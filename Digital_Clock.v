==> flow/design.v <==
`timescale 1ns / 1ps
module Digital_Clock(
    input clk,  
    input reset,
    input IO_BTN_C,IO_BTN_U, IO_BTN_L, IO_BTN_R, IO_BTN_D,  
    input [0:0] IO_SWITCH, 
    output [6:0] IO_SSEG, output [3:0] IO_SSEG_SEL,  
    output [0:0] IO_LED,  
    output change_time,
    output alarm,
    output reg speaker,
    output led_reset
    );
    assign led_reset = 1;
    reg [31:0] counter = 0;
    parameter max_counter = 100000000;  
    reg [5:0] Hours, Minutes, Seconds = 0; 
    reg [3:0] Digit_0,Digit_1, Digit_2, Digit_3 = 0;
    reg [5:0] Hours_alarm=0, Minutes_alarm = 5'd1; 
    reg [0:0] current_bit = 0;       
    reg AMPM = 0;  
    reg AM_PM = 0;   
    reg mode_ct = 0;
    reg mode_al = 0;
    assign IO_LED[0] = AM_PM;
    assign change_time = mode_ct;
    assign alarm = mode_al;
    sevseg display(.clk(clk),        
        .binary_input_0(Digit_0),
        .binary_input_1(Digit_1),
        .binary_input_2(Digit_2),
        .binary_input_3(Digit_3),
        .IO_SSEG_SEL(IO_SSEG_SEL),
        .IO_SSEG(IO_SSEG));
    parameter Hours_And_Minutes = 2'b00;  
    parameter Set_Clock = 2'b01;          
    parameter Set_alarm = 2'b10;          
    reg [1:0] Current_Mode = Set_Clock;  
    always @(posedge clk) begin
        if(reset)
            begin
                Hours <= 0;
                Minutes <= 0;
            end
        case(Current_Mode)
            Hours_And_Minutes: begin  
                mode_ct <= 0;
                mode_al <= 0;
                if({Hours, Minutes} == {Hours_alarm,Minutes_alarm})
                    speaker <= 1;
                else
                    speaker <= 0;
                if (IO_BTN_C) begin
                    Current_Mode <= Set_Clock;  
                    counter <= 0;
                    current_bit <= 0;
                    Seconds <= 0; 
                end
                if (counter < max_counter) begin  
                    counter <= counter + 1;
                end else begin
                    counter <= 0;
                    Seconds <= Seconds + 1;
                end                                
            end  
            Set_Clock: begin
                mode_ct <= 1;
                mode_al <= 0; 
                if (IO_BTN_C) begin  
                    Current_Mode <= Set_alarm;
                end
                if (counter < (25000000)) begin  
                    counter <= counter + 1;
                end else begin
                    counter <= 0;
                    case (current_bit)
                        1'b0: begin  
                            if (IO_BTN_U) begin  
                                Minutes <= Minutes + 1;
                            end
                            if (IO_BTN_D) begin  
                                if (Minutes > 0) begin
                                    Minutes <= Minutes - 1;
                                end else if (Hours > 1) begin
                                    Hours <= Hours - 1;
                                    Minutes <= 59;
                                end else if (Hours == 1) begin
                                    Hours <= 12;
                                    Minutes <= 59;
                                end
                            end
                            if (IO_BTN_L || IO_BTN_R) begin  
                                current_bit <= 1;
                            end
                        end  
                        1'b1: begin  
                            if (IO_BTN_U) begin  
                                Hours <= Hours + 1;
                            end
                            if (IO_BTN_D) begin  
                                if (Hours > 1) begin
                                    Hours <= Hours - 1;
                                end else if (Hours == 1) begin
                                    Hours <= 12;
                                end
                            end
                            if (IO_BTN_R || IO_BTN_L) begin  
                                current_bit <= 0;
                            end
                        end  
                endcase    
                end                    
            end  
            Set_alarm: begin
                mode_ct <= 0;
                mode_al <= 1; 
                if (IO_BTN_C) begin  
                    Current_Mode <= Hours_And_Minutes;
                end
                if (counter < (25000000)) begin  
                    counter <= counter + 1;
                end else begin
                    counter <= 0;
                    case (current_bit)
                        1'b0: begin  
                            if (IO_BTN_U) begin  
                                Minutes_alarm <= Minutes_alarm + 1;
                            end
                            if (IO_BTN_D) begin  
                                if (Minutes_alarm > 0) begin
                                    Minutes_alarm <= Minutes_alarm - 1;
                                end else if (Hours_alarm > 1) begin
                                    Hours_alarm <= Hours_alarm - 1;
                                    Minutes_alarm <= 59;
                                end else if (Hours_alarm == 1) begin
                                    Hours_alarm <= 12;
                                    Minutes_alarm <= 59;
                                end
                            end
                            if (IO_BTN_L || IO_BTN_R) begin  
                                current_bit <= 1;
                            end
                        end  
                        1'b1: begin  
                            if (IO_BTN_U) begin  
                                Hours_alarm <= Hours_alarm + 1;
                            end
                            if (IO_BTN_D) begin  
                                if (Hours_alarm > 1) begin
                                    Hours_alarm <= Hours_alarm - 1;
                                end else if (Hours_alarm == 1) begin
                                    Hours_alarm <= 12;
                                end
                            end
                            if (IO_BTN_R || IO_BTN_L) begin  
                                current_bit <= 0;
                            end
                        end  
                endcase    
                end                    
            end  
        endcase  
        if (Seconds >= 60) begin  
                Seconds <= 0;
                Minutes <= Minutes + 1;
        end
        if (Minutes >= 60) begin  
                Minutes <= 0;
                Hours <= Hours + 1;
        end
        if (Hours >= 24) begin  
            Hours <= 0;
        end
        if (Minutes_alarm >= 60) begin  
                Minutes_alarm <= 0;
                Hours_alarm <= Hours_alarm + 1;
        end
        if (Hours_alarm >= 24) begin  
            Hours_alarm <= 0;
        end
        AMPM <= IO_SWITCH[0];
    if(Current_Mode == Set_alarm)
        begin
        if (AMPM) begin  
            Digit_0 <= Minutes_alarm % 10;   
            Digit_1 <= Minutes_alarm / 10;   
            Digit_2 <= Hours_alarm % 10;     
            Digit_3 <= Hours_alarm / 10;     
            AM_PM <= 0;
        end 
        else begin               
            Digit_0 <= Minutes_alarm % 10;   
            Digit_1 <= Minutes_alarm / 10;   
            if (Hours_alarm < 12) begin
                if (Hours_alarm == 0) begin  
                    Digit_2 <= 2;
                    Digit_3 <= 1;
                end else begin
                    Digit_2 <= Hours_alarm % 10;     
                    Digit_3 <= Hours_alarm / 10;     
                end
                AM_PM <= 0;
            end else begin  
                if (Hours_alarm == 12) begin  
                    Digit_2 <= 2;
                    Digit_3 <= 1;
                end else begin
                    Digit_2 <= (Hours_alarm - 12) % 10;     
                    Digit_3 <= (Hours_alarm - 12) / 10;     
                end
                AM_PM <= 1;                        
            end  
        end  
        end  
        else
        begin
        if (AMPM) begin  
            Digit_0 <= Minutes % 10;   
            Digit_1 <= Minutes / 10;   
            Digit_2 <= Hours % 10;     
            Digit_3 <= Hours / 10;     
            AM_PM <= 0;
        end 
        else begin               
            Digit_0 <= Minutes % 10;   
            Digit_1 <= Minutes / 10;   
            if (Hours < 12) begin
                if (Hours == 0) begin  
                    Digit_2 <= 2;
                    Digit_3 <= 1;
                end else begin
                    Digit_2 <= Hours % 10;     
                    Digit_3 <= Hours / 10;     
                end
                AM_PM <= 0;
            end else begin  
                if (Hours == 12) begin  
                    Digit_2 <= 2;
                    Digit_3 <= 1;
                end else begin
                    Digit_2 <= (Hours - 12) % 10;     
                    Digit_3 <= (Hours - 12) / 10;     
                end
                AM_PM <= 1;                        
            end  
        end  
        end  
    end  
endmodule
`timescale 1ns / 1ps
module sevseg (
    input clk,
    input [3:0] binary_input_0, 
    input [3:0] binary_input_1,
    input [3:0] binary_input_2,
    input [3:0] binary_input_3,
    output reg [3:0] IO_SSEG_SEL,  
    output reg [6:0] IO_SSEG  
    );
    reg [1:0] current_LED = 0;
    reg [7:0] LED_out [3:0];
    reg [18:0] counter = 0; 
    parameter max_counter = 500000;  
    wire [3:0] four_bit_data [3:0]; 
    assign  four_bit_data[0] = binary_input_0;
    assign  four_bit_data[1] = binary_input_1;
    assign  four_bit_data[2] = binary_input_2;
    assign  four_bit_data[3] = binary_input_3;
    always @(posedge clk) begin
        if (counter < max_counter) begin
            counter <= counter+1;
        end else begin
            current_LED <= current_LED + 1;
            counter <= 0;
        end
		case(four_bit_data[current_LED])  
			 4'b0000 : LED_out[current_LED] <= 7'b1000000;  
			 4'b0001 : LED_out[current_LED] <= 7'b1111001;  
			 4'b0010 : LED_out[current_LED] <= 7'b0100100;  
			 4'b0011 : LED_out[current_LED] <= 7'b0110000;  
			 4'b0100 : LED_out[current_LED] <= 7'b0011001;  
			 4'b0101 : LED_out[current_LED] <= 7'b0010010;  
			 4'b0110 : LED_out[current_LED] <= 7'b0000010;  
			 4'b0111 : LED_out[current_LED] <= 7'b1111000;  
			 4'b1000 : LED_out[current_LED] <= 7'b0000000;  
			 4'b1001 : LED_out[current_LED] <= 7'b0011000;  
			 4'b1010 : LED_out[current_LED] <= 7'b0001000;  
			 4'b1011 : LED_out[current_LED] <= 7'b0000011;  
			 4'b1100 : LED_out[current_LED] <= 7'b1000110;  
			 4'b1101 : LED_out[current_LED] <= 7'b0100001;  
			 4'b1110 : LED_out[current_LED] <= 7'b0000110;  
			 default : LED_out[current_LED] <= 7'b0001110;  
		 endcase
        case(current_LED)
            0: begin
                IO_SSEG_SEL <= 4'b1110;
                IO_SSEG <= LED_out[0];
            end
            1: begin
                IO_SSEG_SEL <= 4'b1101;
                IO_SSEG <= LED_out[1];            
            end
            2: begin
                IO_SSEG_SEL <= 4'b1011;
                IO_SSEG <= LED_out[2];
            end
            3: begin
                IO_SSEG_SEL <= 4'b0111;
                IO_SSEG <= LED_out[3];
            end                
        endcase        
    end    
endmodule
-- From RTL to reports: Digital_Clock
Tool output for the design above, in the order of the flow.
Line numbers count from 1 in the design file above.
Operators carry their Yosys type and port widths (W data, S select, Z words).
Library cell names are shortened.
The mark -- stands for no value.
- design top: Digital_Clock
- clock input: clk
- standard-cell library: sky130hd
- library corner: tt_025C_1v80

-- After elaboration
Source: Yosys, flattened and elaborated. Widths are those after wreduce. Registers that Yosys merges into a memory's read port (data or address) are not register bits. Print and check cells do not count. Equal cells are merged and count once.
Yosys's memory passes give these memory sizes; they may raise the number of words (mostly to a power of two), join words into wider ones and drop unused or constant bits.
- eq/ne operators: 33
- bitwise gates (word level): 17
- reduce/logical cells: 19
- noted div/mod/pow operators: 12
- magnitude comparators at 14
- add/sub/neg operators: 14
- multiplexer cells: 117
- operators with widths (cell ; count):
    $div A6 B4 Y32 const B ; 4
    $mod A6 B4 Y32 const B ; 4
    $div A32 B4 Y32 const B ; 2
    $mod A32 B4 Y32 const B ; 2
    $mux W6 ; 40
    $mux W7 ; 15
    $mux W4 ; 20
    $pmux W32 S2 ; 1
    $mux W32 ; 2
    $add A32 B1 Y32 const B ; 1
    $lt A32 B25 Y1 const B ; 1
    $lt A32 B27 Y1 const B ; 1
    $pmux W4 S4 ; 2
    $add A6 B1 Y6 const B ; 5
    $eq A4 B4 Y1 const B ; 7
    $pmux W7 S4 ; 1
    $mux W1 ; 26
    $sub A6 B1 Y6 const B ; 4
    $gt A6 B1 Y1 const B ; 4
    $pmux W6 S2 ; 2
    $add A19 B1 Y19 const B ; 1
    $lt A19 B19 Y1 const B ; 1
    $ge A6 B6 Y1 const B ; 3
    $eq A4 B3 Y1 const B ; 4
    $or A1 B1 Y1 ; 15
    $reduce_or A15 Y1 ; 1
    $sub A6 B4 Y7 const B ; 2
    $eq A12 B12 Y1 ; 1
Not listed: further kinds 28, cells in them 54.
- noted word-level cells: 248
- memory cells: 1
- output and inout port bits: 16
- RAM bits: 28
- noted flip-flop bits (word level): 118
- memories (name ; depth ; bits a word ; line ; source):
    display.LED_out ; 4 ; 7 ; 261 ; reg [7:0] LED_out [3:0];

-- Logic depth
Longest topological path by Yosys (ltp), each cell counted once; first at word level (registers and memories cut), then after technology mapping (sequential cells cut; the memories' decode and read muxes count).
- depth in word-level cells: 19
- noted ABC_AREA: 0
- depth in mapped cells at 18
- noted gate-level depth less buffers: 16

-- After synthesis
The flow's flattened synthesis, as Yosys stat reports it; memories are mapped. The netlist is that of the ABC_AREA named above (0 if unset); the other value can give another one.
- cells by type (cell ; count ; area in all (sq um)):
    edfxtp_1 ; 68 ; 2.04E+03
    dfxtp_1 ; 77 ; 1.54E+03
    nor2_1 ; 132 ; 495.475
    ha_1 ; 38 ; 475.456
    xnor2_1 ; 40 ; 350.336
    nand2_1 ; 90 ; 337.824
    xor2_1 ; 35 ; 306.544
    o21ai_0 ; 58 ; 290.278
    a21oi_1 ; 57 ; 285.274
    nand3_1 ; 51 ; 255.245
    inv_1 ; 48 ; 180.173
    mux2i_1 ; 16 ; 160.154
    clkbuf_1 ; 42 ; 157.651
    nor3_1 ; 28 ; 140.134
    a31oi_1 ; 20 ; 125.12
    nand4_1 ; 20 ; 125.12
    mux2_2 ; 10 ; 112.608
    a221oi_1 ; 10 ; 87.584
Not listed: further types 62, cells in them 193.
- flip-flop cells: 145
- synthesis area: 9028.7 sq um
- cells in the netlist at 1033
By module: a second synthesis without flattening, with its own total; a netlist apart from the flattened one above.
- cells (unflattened synthesis): 1040
- area (unflattened synthesis) at 9217.6 sq um
Each row is one instance without its submodules.
- by module (module ; times used ; area (sq um) ; cells):
    Digital_Clock ; 1 ; 6735.2 ; 824
    sevseg ; 1 ; 2482.4 ; 216

-- Path before layout
Source: OpenSTA report_checks on the synthesized netlist (no wires, ideal clock, input and output delay 20% of the period each), path of least setup slack; recovery checks are left aside. Register names are those of the netlist, which keeps one name where synthesis merged equal registers.
- kind: reg-to-reg
- start: register Current_Mode[0]
- end: register Digit_2[3]
- noted stages on the path: 17
- required time: 6.013 ns
- clock period: 6.14 ns
- path delay at 3.520 ns
- library setup time at 0.127 ns
- arrival time: 3.393 ns
- noted path slack: 2.620 ns
- buffers on the path at 1
- synthesis period reached at 3.52 ns
"path delay" is the arrival time less input delay plus setup time.
"stages on the path" counts driving pins, that of a launching flip-flop among them; a cell with two outputs on the path counts twice.
"synthesis period reached" = period - worst setup slack (recovery checks aside). The figure is calculated, with input and output delays left at 20% of the set period.
Between the ends stands the longest chain of elaborated cells between them, by number of cells; it is not shown to be the way that was timed. Of several equally long chains one is given.
Each line given opens the expression or statement behind the cell; cells for indexed reads and writes are added by Yosys, which also makes memories of some case tables.
A register here has more assigning lines than the two given.
- path through: edfxtp_1 inv_1 ha_1 buf_6 mux2i_4 inv_2 ha_1 nand2b_1 ha_1 nand3b_1 o32ai_2 o22ai_2 o21ai_0 o31ai_2 a211oi_4 nor4_1 or3_1
- cells in the longest elaborated chain: 2
- ends and longest elaborated chain, after synthesis (element ; line ; source):
    start: declaration ; 38 ; reg [1:0] Current_Mode = Set_Clock;
    start: assignment ; 54 ; Current_Mode <= Set_Clock;
    start: assignment ; 70 ; Current_Mode <= Set_alarm;
    $eq A2 B2 Y1 ; 182 ; if(Current_Mode == Set_alarm)
    $mux W4 ; 182 ;
    end: assignment ; 187 ; Digit_2 <= Hours_alarm % 10;
    end: assignment ; 199 ; Digit_2 <= Hours_alarm % 10;
    end: declaration ; 18 ; reg [3:0] Digit_0,Digit_1, Digit_2, Digit_3 = 0;

-- Timing after layout
From the final timing report of flow run A: the path of least setup slack in the routed layout; clock arrival at registers is part of the times.
- kind: reg-to-reg
- start: register Current_Mode[0]
- end: register Digit_0[1]
- noted path slack: 0.85 ns
- clock period: 4.74 ns
- noted stages on the path: 16
- required time: 5.03 ns
- library setup time at 0.14 ns
- arrival time: 4.18 ns
- buffers on the path at 1
Between the ends stands the longest chain of elaborated cells between them, by number of cells; it is not shown to be the way that was timed. Of several equally long chains one is given.
A register here has more assigning lines than the two given.
- path through: edfxtp_1 inv_1 ha_2 buf_4 mux2_2 inv_1 o21ai_0 inv_1 ha_1 o21ai_0 a31oi_1 o32ai_2 mux2i_1 o21ai_0 nand2_1 o21ai_0
- cells in the longest elaborated chain: 2
- ends and longest elaborated chain, post-layout (element ; line ; source):
    start: declaration ; 38 ; reg [1:0] Current_Mode = Set_Clock;
    start: assignment ; 54 ; Current_Mode <= Set_Clock;
    start: assignment ; 70 ; Current_Mode <= Set_alarm;
    $eq A2 B2 Y1 ; 182 ; if(Current_Mode == Set_alarm)
    $mux W4 ; 182 ;
    end: assignment ; 185 ; Digit_0 <= Minutes_alarm % 10;
    end: assignment ; 192 ; Digit_0 <= Minutes_alarm % 10;
    end: declaration ; 18 ; reg [3:0] Digit_0,Digit_1, Digit_2, Digit_3 = 0;

Subject: Digital_Clock on sky130hd, stored results

Hello all,

Digital_Clock through Yosys and OpenROAD on sky130hd: 2 stored runs, unordered, with their settings and measured results. The constraints put input and output delay at 20% of the set period each and load the outputs with 0.01 pF.
"clock period reached" is the run's clock period less its worst setup slack. It is reckoned from that one timing run; input and output delays stay at 20% of the period that was set.
"power" rests on the timing tool's default activity at the inputs, not on a simulated workload.

Flow run A

==> flow/run.sh <==
#!/bin/bash
# the make line also repeats the synthesis and layout settings of config.mk as NAME=value (left out here)
make -C /OpenROAD-flow-scripts/flow DESIGN_CONFIG=/design/flow/config.mk WORK_HOME=/design/flow/orfs CLKGATE_MAP_FILE= finish
==> flow/config.mk <==
export PLATFORM = sky130hd
export DESIGN_NAME = Digital_Clock
export DESIGN_NICKNAME = Digital_Clock
export VERILOG_FILES = /design/flow/design.v
export SDC_FILE = /design/flow/constraint.sdc
export NUM_CORES = 4
export LEC_CHECK = 0
export CAP_MARGIN = 20
export CORE_MARGIN = 2
export CORE_UTILIZATION = 40
export SLEW_MARGIN = 20
==> flow/constraint.sdc <==
create_clock -name core_clock -period 4.74 [get_ports {clk}]
set_input_delay 0.9480 -clock core_clock [delete_from_list [all_inputs] [get_ports {clk}]]
set_output_delay 0.9480 -clock core_clock [all_outputs]
set_load 0.01 [all_outputs]

Measured in flow run A:
- power at 6.330 mW
- clock period reached at 3.891 ns
- noted the utilization after layout: 0.458
- noted the area inside the die boundary: 23,790.0 sq um
- noted the worst hold slack: 0.485 ns
- worst setup slack after layout at 0.849 ns
- standard-cell area of the final layout at 10,054.6 sq um
- mapped cell area after synthesis at 9,028.7 sq um

Flow run B

==> flow/run.sh <==
#!/bin/bash
# the make line also repeats the synthesis and layout settings of config.mk as NAME=value (left out here)
make -C /OpenROAD-flow-scripts/flow DESIGN_CONFIG=/design/flow/config.mk WORK_HOME=/design/flow/orfs CLKGATE_MAP_FILE= finish
==> flow/config.mk <==
export PLATFORM = sky130hd
export DESIGN_NAME = Digital_Clock
export DESIGN_NICKNAME = Digital_Clock
export VERILOG_FILES = /design/flow/design.v
export SDC_FILE = /design/flow/constraint.sdc
export NUM_CORES = 4
export LEC_CHECK = 0
export ABC_AREA = 1
export CAP_MARGIN = 40
export CELL_PAD_IN_SITES_DETAIL_PLACEMENT = 2
export CORE_MARGIN = 2
export CORE_UTILIZATION = 24
export CTS_CLUSTER_DIAMETER = 400
export GPL_TIMING_DRIVEN = 0
export PLACE_DENSITY_LB_ADDON = 0.21
export SETUP_SLACK_MARGIN = 0.93
export SLEW_MARGIN = 20
export TNS_END_PERCENT = 90
==> flow/constraint.sdc <==
create_clock -name core_clock -period 4.68 [get_ports {clk}]
set_input_delay 0.9360 -clock core_clock [delete_from_list [all_inputs] [get_ports {clk}]]
set_output_delay 0.9360 -clock core_clock [all_outputs]
set_load 0.01 [all_outputs]

Measured in flow run B:
- clock period reached at 3.415 ns
- noted the area inside the die boundary: 40,745.4 sq um
- worst setup slack after layout at 1.265 ns
- noted the utilization after layout: 0.279
- noted the worst hold slack: 0.449 ns
- mapped cell area after synthesis at 9,395.3 sq um
- standard-cell area of the final layout at 10,797.9 sq um
- power at 7.893 mW

Thanks
